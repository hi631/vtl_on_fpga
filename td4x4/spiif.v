==> flow/design.v <==
module epcsrw(	
	input              clk50,reset,
	input  wire [7:0]  ioad,
	input  wire [15:0] iowdt,
	output wire [15:0] iordt,
	input  wire        ior, iow,
	output wire        DCLK, NCS0, ASDO,
	input              DATA0,
	output reg  [7:0]  led	
);
	spi spi( 
  .clk(clk50), .rstb(~reset),
  .sclk(DCLK), .Nss0(NCS0), .mosi(ASDO), .miso(DATA0),     
  .start(spi_req), .busy(spi_busy), .clk_end(spi_sdl),
  .wr_data(spi_sdt), .rd_data(), .rd_data_en(), .rd_1byte(rd_1byte)      
);
	reg rdreq, wereq, wrreq, sereq,irreq,spreq;
	reg ssreq, ssreqx;  
	wire [7:0] sdata;
	wire       sreq,epcs_status;
	wire [7:0] rddata;
	wire       ebusy,eillegal;
	reg [7:0] div10c,div1c,divtxr,wrdata;
	reg [15:0] resseq;
	(* noprune *)reg          clk10M,clk1M;
	reg [23:0] eadr;
	assign iordt = ioad[2:0]==2 ? {15'h00,spi_req|spi_busy} :
						ioad[2:0]==3 ? {8'h00,rd_1byte} :
						               {16'h0000};
always @(posedge clk50) begin  
		div10c <= div10c + 1; clk10M <= div10c[1]; 
		if(div1c==50) begin div1c <= 0; clk1M <=1; end
		else                begin div1c <= div1c + 1; clk1M <= 0; end
	end
	reg [23:0] epcs_addr;
	reg [7:0]  epcs_data;
	reg        epcs_wreq=0, epcs_rreq=0, epcs_ereq=0,epcs_ireq=0,epcs_preq=0,epcs_sreq=0;       
	always @(posedge clk50) begin
		if(ioad[7:3]==5'b00001) begin  
			if(iow)
				case(ioad[2:0])
					3'h0: eadr[23:16] <= iowdt[7:0];
					3'h1: eadr[15:0]  <= iowdt[15:0];
					3'h2: begin                   
						spi_wmd <= 1;
						spi_sdl <= 8;
						spi_sdt <= {8'h06,56'd0};
						spi_req <= 1;
					end
					3'h3: begin                   
						spi_sdl <= 40;
						spi_sdt <= {8'h02,eadr[23:0],iowdt[7:0],24'h000000};
						spi_req <= 1;
					end
					3'h4: begin                   
						spi_sdl <= 32;
						spi_sdt <= {8'hd8,eadr[23:0],32'd0};
						spi_req <= 1;						
					end
				endcase
			else if(ior) 
				case(ioad[2:0])
					3'h0: begin                    
						spi_sdl <= 40;
						spi_sdt <= {8'h03,eadr[23:0],32'h00000000};
						spi_req <= 1;
					end
					3'h1: begin                    
						spi_sdl <= 16;
						spi_sdt <= 64'h0500000000000000;
						spi_req <= 1;
					end
				endcase
		end 
		if(epcs_wreq && wrreq) epcs_wreq <= 0;
		if(epcs_rreq && rdreq) epcs_rreq <= 0;
		if(epcs_ereq && sereq) epcs_ereq <= 0;
		if(epcs_ireq && irreq) epcs_ireq <= 0;
		if(epcs_preq && spreq) epcs_preq <= 0;
		if(epcs_sreq && ssreq) epcs_sreq <= 0;
		if(spi_req) spi_req <= 0;
	end
	(* keep = 1 *)wire srx_en, spi_busy;
	(* keep = 1 *)wire [7:0] srx_dt;
	reg stx_req=0, stx_buf=0,stx_hex=0,epcs_sts=0;
	reg [7:0] stx_dt;
	reg spi_req, spi_wmd=0;
	reg [5:0] spi_sdl;
	reg [63:0] spi_sdt;
	(* keep = 1 *)wire [7:0]  rd_1byte;
endmodule
module spi( 
  clk, rstb,
  sclk,Nss0,mosi,miso,     
  start,busy,
  clk_end,
  wr_data,
  rd_data,rd_data_en,rd_1byte      
);
  input clk;
  input rstb;
  output sclk;
  output Nss0;
  output mosi;
  input miso;
  input start;         
  output busy;         
  input [5:0]clk_end;  
  input [63:0] wr_data;  
  output [63:0] rd_data; 
  output        rd_data_en;  
  output reg [7:0] rd_1byte;
  reg   sclk;
  reg   mosi;
  reg   start_d1;
  wire  start_sig;
  reg [5:0]  clk_end_cnt;
  reg        busy;
  reg [63:0] mosi_data;
  reg [63:0] miso_data;
  reg [63:0] rd_data;
  reg [11:0] cnt_1clk;
  reg [5:0]  clk_cnt;
  reg [15:0] state_cnt;
  reg        rd_data_en;
  parameter p_1bit_cnt = 12'd10;
  parameter p_mosi_chg = 12'd1;
  parameter p_miso_trg = p_1bit_cnt - 12'd1;
always @ (posedge clk or negedge rstb )
  if (rstb==1'b0) begin start_d1 <= 1'b0; end
  else            begin start_d1 <= start; end
assign start_sig= ((start==1'b1)&&(start_d1==1'b0))? 1'b1:1'b0;
always @ (posedge clk or negedge rstb )
  if (rstb==1'b0) clk_end_cnt <= 6'd0;
  else
    if (start_sig==1'b1) clk_end_cnt <= clk_end - 6'd1;
    else                     clk_end_cnt <= clk_end_cnt ;
always @ (posedge clk or negedge rstb )
  if (rstb==1'b0) busy <= 1'b0;
  else
    if (start_sig==1'b1)                                       busy <= 1'b1;
    else if ((cnt_1clk == p_1bit_cnt)&&(clk_cnt==clk_end_cnt)) busy <= 1'b0;
    else                                                       busy <= busy;
always @ (posedge clk or negedge rstb )
  if (rstb==1'b0) begin cnt_1clk <= 12'd0; clk_cnt <= 5'd0; end
  else 
    if (busy==1'b0) 
       begin cnt_1clk <= 12'd0; clk_cnt <= 5'd0; end
    else if (cnt_1clk == p_1bit_cnt) begin 
       cnt_1clk <= 12'd0;
       if (clk_cnt==clk_end_cnt) clk_cnt <= 6'd0;
       else                      clk_cnt <= clk_cnt + 6'd1;
       end
    else begin cnt_1clk <= cnt_1clk + 12'd1; clk_cnt <= clk_cnt; end
always @ (posedge clk or negedge rstb )
  if (rstb==1'b0) sclk <= 1'b0;
  else 
    if (busy==1'b0) sclk <= 1'b0;
    else if (cnt_1clk == p_1bit_cnt)              sclk <= 1'b0;
    else if (cnt_1clk == {1'b0,p_1bit_cnt[11:1]}) sclk <= 1'b1;
    else                                          sclk <= sclk;
assign Nss0 = ~busy;
always @ (posedge clk or negedge rstb )
  if (rstb==1'b0) mosi_data <= 64'b0;
  else
    if(start_sig==1'b1)            mosi_data <=wr_data;
    else if (cnt_1clk==p_mosi_chg) mosi_data <= {mosi_data[62:0],1'b0};        
    else                           mosi_data <= mosi_data;
always @ (posedge clk or negedge rstb )
  if (rstb==1'b0) mosi <= 1'b0;
  else
    if (busy==1'b1)
      if (cnt_1clk==p_mosi_chg) mosi <= mosi_data[63];
      else                      mosi <= mosi;
    else                        mosi <= 1'b0;
always @ (posedge clk or negedge rstb )
  if (rstb==1'b0) miso_data <= 64'd0;
  else
    if (cnt_1clk==p_miso_trg) miso_data <= {miso_data[62:0],miso};
    else                      miso_data <= miso_data;
always @ (posedge clk or negedge rstb )
  if (rstb==1'b0) rd_data <= 64'd0;
  else
    if ((cnt_1clk == p_1bit_cnt)&&(clk_cnt==clk_end_cnt)) rd_data <= miso_data;
    else                                                  rd_data <= rd_data;
always @ (posedge clk or negedge rstb )
  if (rstb==1'b0) rd_data_en <= 1'b0;
  else
    if ((cnt_1clk == p_1bit_cnt)&&(clk_cnt==clk_end_cnt)) begin rd_1byte <= miso_data[7:0]; rd_data_en <= 1'b1; end
    else                                                  rd_data_en <= 1'b0;
endmodule
# Tool chain data of epcsrw
# Tool output for the design above, in the order of the flow.
# Lines are those of the file above, counted from 1.
# Library cell names are shortened.
# The mark n/a stands for no value.
# setup
design,epcsrw
clock_port,clk50
cell_library,sky130hd
corner,tt_025C_1v80

# Elaborated design
# Source: Yosys, flattened and elaborated, memories not mapped. Widths are those after wreduce. Registers that Yosys merges into a memory's read port (data or address) are not register bits. Print and check cells do not count. Equal cells are merged and count once.
# bits
output_inout_bits,27
ff_bits,203
elab_cells,80
inputBits,29
# op_classes
bitwise,5
mux,29
equal,14
add_sub_neg,3
reduce_and_logical,14
# ops
op,count
64-bit 2-to-1 mux,4
64-bit parallel mux with 3-bit select,1
64-bit parallel mux with 2-bit select,1
6-bit 2-to-1 mux,5
12-bit by 4-bit == test with 1-bit output (second input constant),2
12-bit 2-to-1 mux,2
6-bit parallel mux with 3-bit select,1
8-bit 2-to-1 mux,2
12-bit by 1-bit adder with 12-bit output (second input constant),1
12-bit by 1-bit == test with 1-bit output (second input constant),1
12-bit by 3-bit == test with 1-bit output (second input constant),1
6-bit parallel mux with 2-bit select,1
1-bit 2-to-1 mux,12
2-bit nonzero test,3
3-bit by 2-bit == test with 1-bit output (second input constant),2
3-bit AND reduction,2
6-bit by 1-bit adder with 6-bit output (second input constant),1
6-bit by 1-bit subtractor with 6-bit output (second input constant),1
6-bit == test,1
5-bit by 1-bit == test with 1-bit output (second input constant),1
1-bit NOT,4
2-bit inequality test (second input constant),2
2-bit OR reduction,2
4-bit by 1-bit inequality test with 1-bit output (second input constant),1
4-bit AND reduction,1
3-bit by 1-bit == test with 1-bit output (second input constant),1
3-bit == test (second input constant),1
3-bit inequality test (second input constant),1
# Not listed: further kinds 6, cells in them 7.

# Longest topological paths
# Depth = most cells in a row (Yosys ltp): at word level without a register or memory, in the mapped netlist without a sequential cell, where the memories' decode and read muxes count.
# depth
word_depth,5
abc_area,0
mapped_depth,7
mapped_depth_nobuf,5

# Synthesis result
# The flow's flattened synthesis, as Yosys stat reports it; memories are mapped. The netlist is that of the ABC_AREA named above (0 if unset); the other value can give another one.
# The area totals of this step are shown rounded.
# types
cell_type,count,type_area_um2
edfxtp_1,68,2.04E+03
dfrtp_1,74,1.85E+03
mux2i_1,40,400.384
o21ai_0,43,215.206
nand2_1,52,195.187
buf_4,25,187.68
nor2b_1,27,168.912
dfxtp_1,7,140.134
nor2_1,26,97.594
xnor2_1,11,96.342
mux2_2,8,90.086
ha_1,5,62.56
clkbuf_1,16,60.058
and3_1,9,56.304
a21oi_1,10,50.048
and2_1,8,50.048
nand2b_1,8,50.048
nand3_1,10,50.048
# Not listed: further types 28, cells in them 77.
# mapped
yosys_area_um2,6370
cells,524
ff_cells,149
# By module: a second synthesis without flattening, with its own total; a netlist apart from the flattened one above.
# unflattened
cells_unflattened,958
area_unflattened_um2,11900
# Rows give one instance, submodules left out.
# by_module
mod,mod_area_um2,mod_seq_area_um2,n_inst,cells
spi,9360,5770,1,793
epcsrw,2550,1880,1,165

# Path before layout
# OpenSTA on the mapped netlist: ideal clock, no wires. The path of least setup slack (recovery checks aside). Input and output delay are each 20% of the period. Register names are those of the netlist, which keeps one name where synthesis merged equal registers.
# synth_timing
kind,input to register
from,input port ioad[2]
to,register spi_sdt[24]
setup_time_ns,0.400
input_delay_ns,0.534
t_required_ns,2.270
delay_ns,2.158
period_ns,2.67
slack_ns,-0.022
stages,4
arrival_ns,2.292
period_less_setup_slack_ns,2.692
# "delay_ns" is the arrival time less input delay plus setup time.
# "stages" counts driving pins, that of a launching flip-flop among them; a cell with two outputs on the path counts twice.
# "period_less_setup_slack_ns" is the clock period less the worst setup slack; recovery checks do not enter. This is arithmetic on one report: input and output delays are still those of the set period (20% each).
# The rows between start and end are the longest chain of elaborated cells between them; the timing report does not say that the signal goes this way. Where chains are equally long, one stands for them.
# A line is the first line of the expression or statement that the cell stems from. Yosys adds cells for indexed reads and writes and turns some case tables into memories.
# A register here has more assigning lines than the two given.
# The path ends at the enable pin of a flip-flop; only ways to that pin are counted.
# synth_between
path_cell_list,clkbuf_1 > or3b_2 > a21oi_1 > o21a_1
elab_chain_cells,3
# synth_lines
element,line,text
"start, declared",3,"input wire [7:0] ioad,"
3-bit == test,41,case(ioad[2:0])
4-bit by 1-bit inequality test with 1-bit output,n/a,
4-bit AND reduction,n/a,
"end, assigned",47,"spi_sdt <= {8'h06,56'd0};"
"end, assigned",52,"spi_sdt <= {8'h02,eadr[23:0],iowdt[7:0],24'h000000};"
"end, declared",89,reg [63:0] spi_sdt;

# Path in the finished layout
# Path of least setup slack in the final report of job 1 (OpenROAD, finished layout, wires in). Where an end is a register, its clock arrival counts in the times.
# layout_timing
kind,input to output
from,input port ioad[1]
to,output port iordt[4]
output_delay_ns,0.68
t_required_ns,2.72
input_delay_ns,0.68
slack_ns,0.21
arrival_ns,2.51
stages,5
period_ns,3.4
# The rows between start and end are the longest chain of elaborated cells between them; the timing report does not say that the signal goes this way. Where chains are equally long, one stands for them.
# layout_between
path_cell_list,clkdlybuf4s50_1 > nand2b_1 > nor2_1 > and2_1 > clkdlybuf4s50_1
elab_chain_cells,3
# layout_lines
element,line,text
"start, declared",3,"input wire [7:0] ioad,"
3-bit by 2-bit == test with 1-bit output,28,"ioad[2:0]==3 ? {8'h00,rd_1byte} :"
8-bit 2-to-1 mux,28,
8-bit 2-to-1 mux,27,"assign iordt = ioad[2:0]==2 ? {15'h00,spi_req|spi_busy} :"
"end, declared",5,"output wire [15:0] iordt,"

# epcsrw through Yosys and OpenROAD on sky130hd: 2 stored runs, unordered, with their settings and measured results. The constraints put input and output delay at 20% of the set period each and load the outputs with 0.01 pF.
# "achieved_period_ns" means the clock period less the worst setup slack. The figure is calculated, with input and output delays left at 20% of the set period.
# "worst_path_ns" = time allowed to the worst setup path (clock period - input delay - output delay, where it has them) - its slack; a late launch clock adds to it, a late capture clock takes from it.
# By "totalPower_w" is meant OpenSTA's value without simulated activity: inputs other than the clock are taken to toggle once in ten clock periods, and the tool carries that through the logic.
# The measured numbers are rounded.
# A setting shown as . is not set for that run.
name,job 1,job 2
period_ns,3.4,2.57
CORE_UTILIZATION,36,26
CAP_MARGIN,20,40
CORE_MARGIN,2,3
SLEW_MARGIN,20,20
PLACE_DENSITY_LB_ADDON,.,0.29
CORE_ASPECT_RATIO,.,1.2
GPL_ROUTABILITY_DRIVEN,.,0
CTS_CLUSTER_SIZE,.,80
CTS_CLUSTER_DIAMETER,.,352
MAX_ROUTING_LAYER,.,met5
final_setup_ws_ns,0.207,0.245
achieved_period_ns,3.193,2.325
tns_setup_ns,0.000,0.000
layout_stdcell_area_um2,7580,7800
synth_area_um2,6370,6370
holdWs_ns,0.400,0.432
die_footprint_um2,18600,26200
totalPower_w,0.00454,0.00598
worst_path_ns,1.83,1.30
timing.worst_path_kind,input to output,input to output
util_frac,0.44,0.332
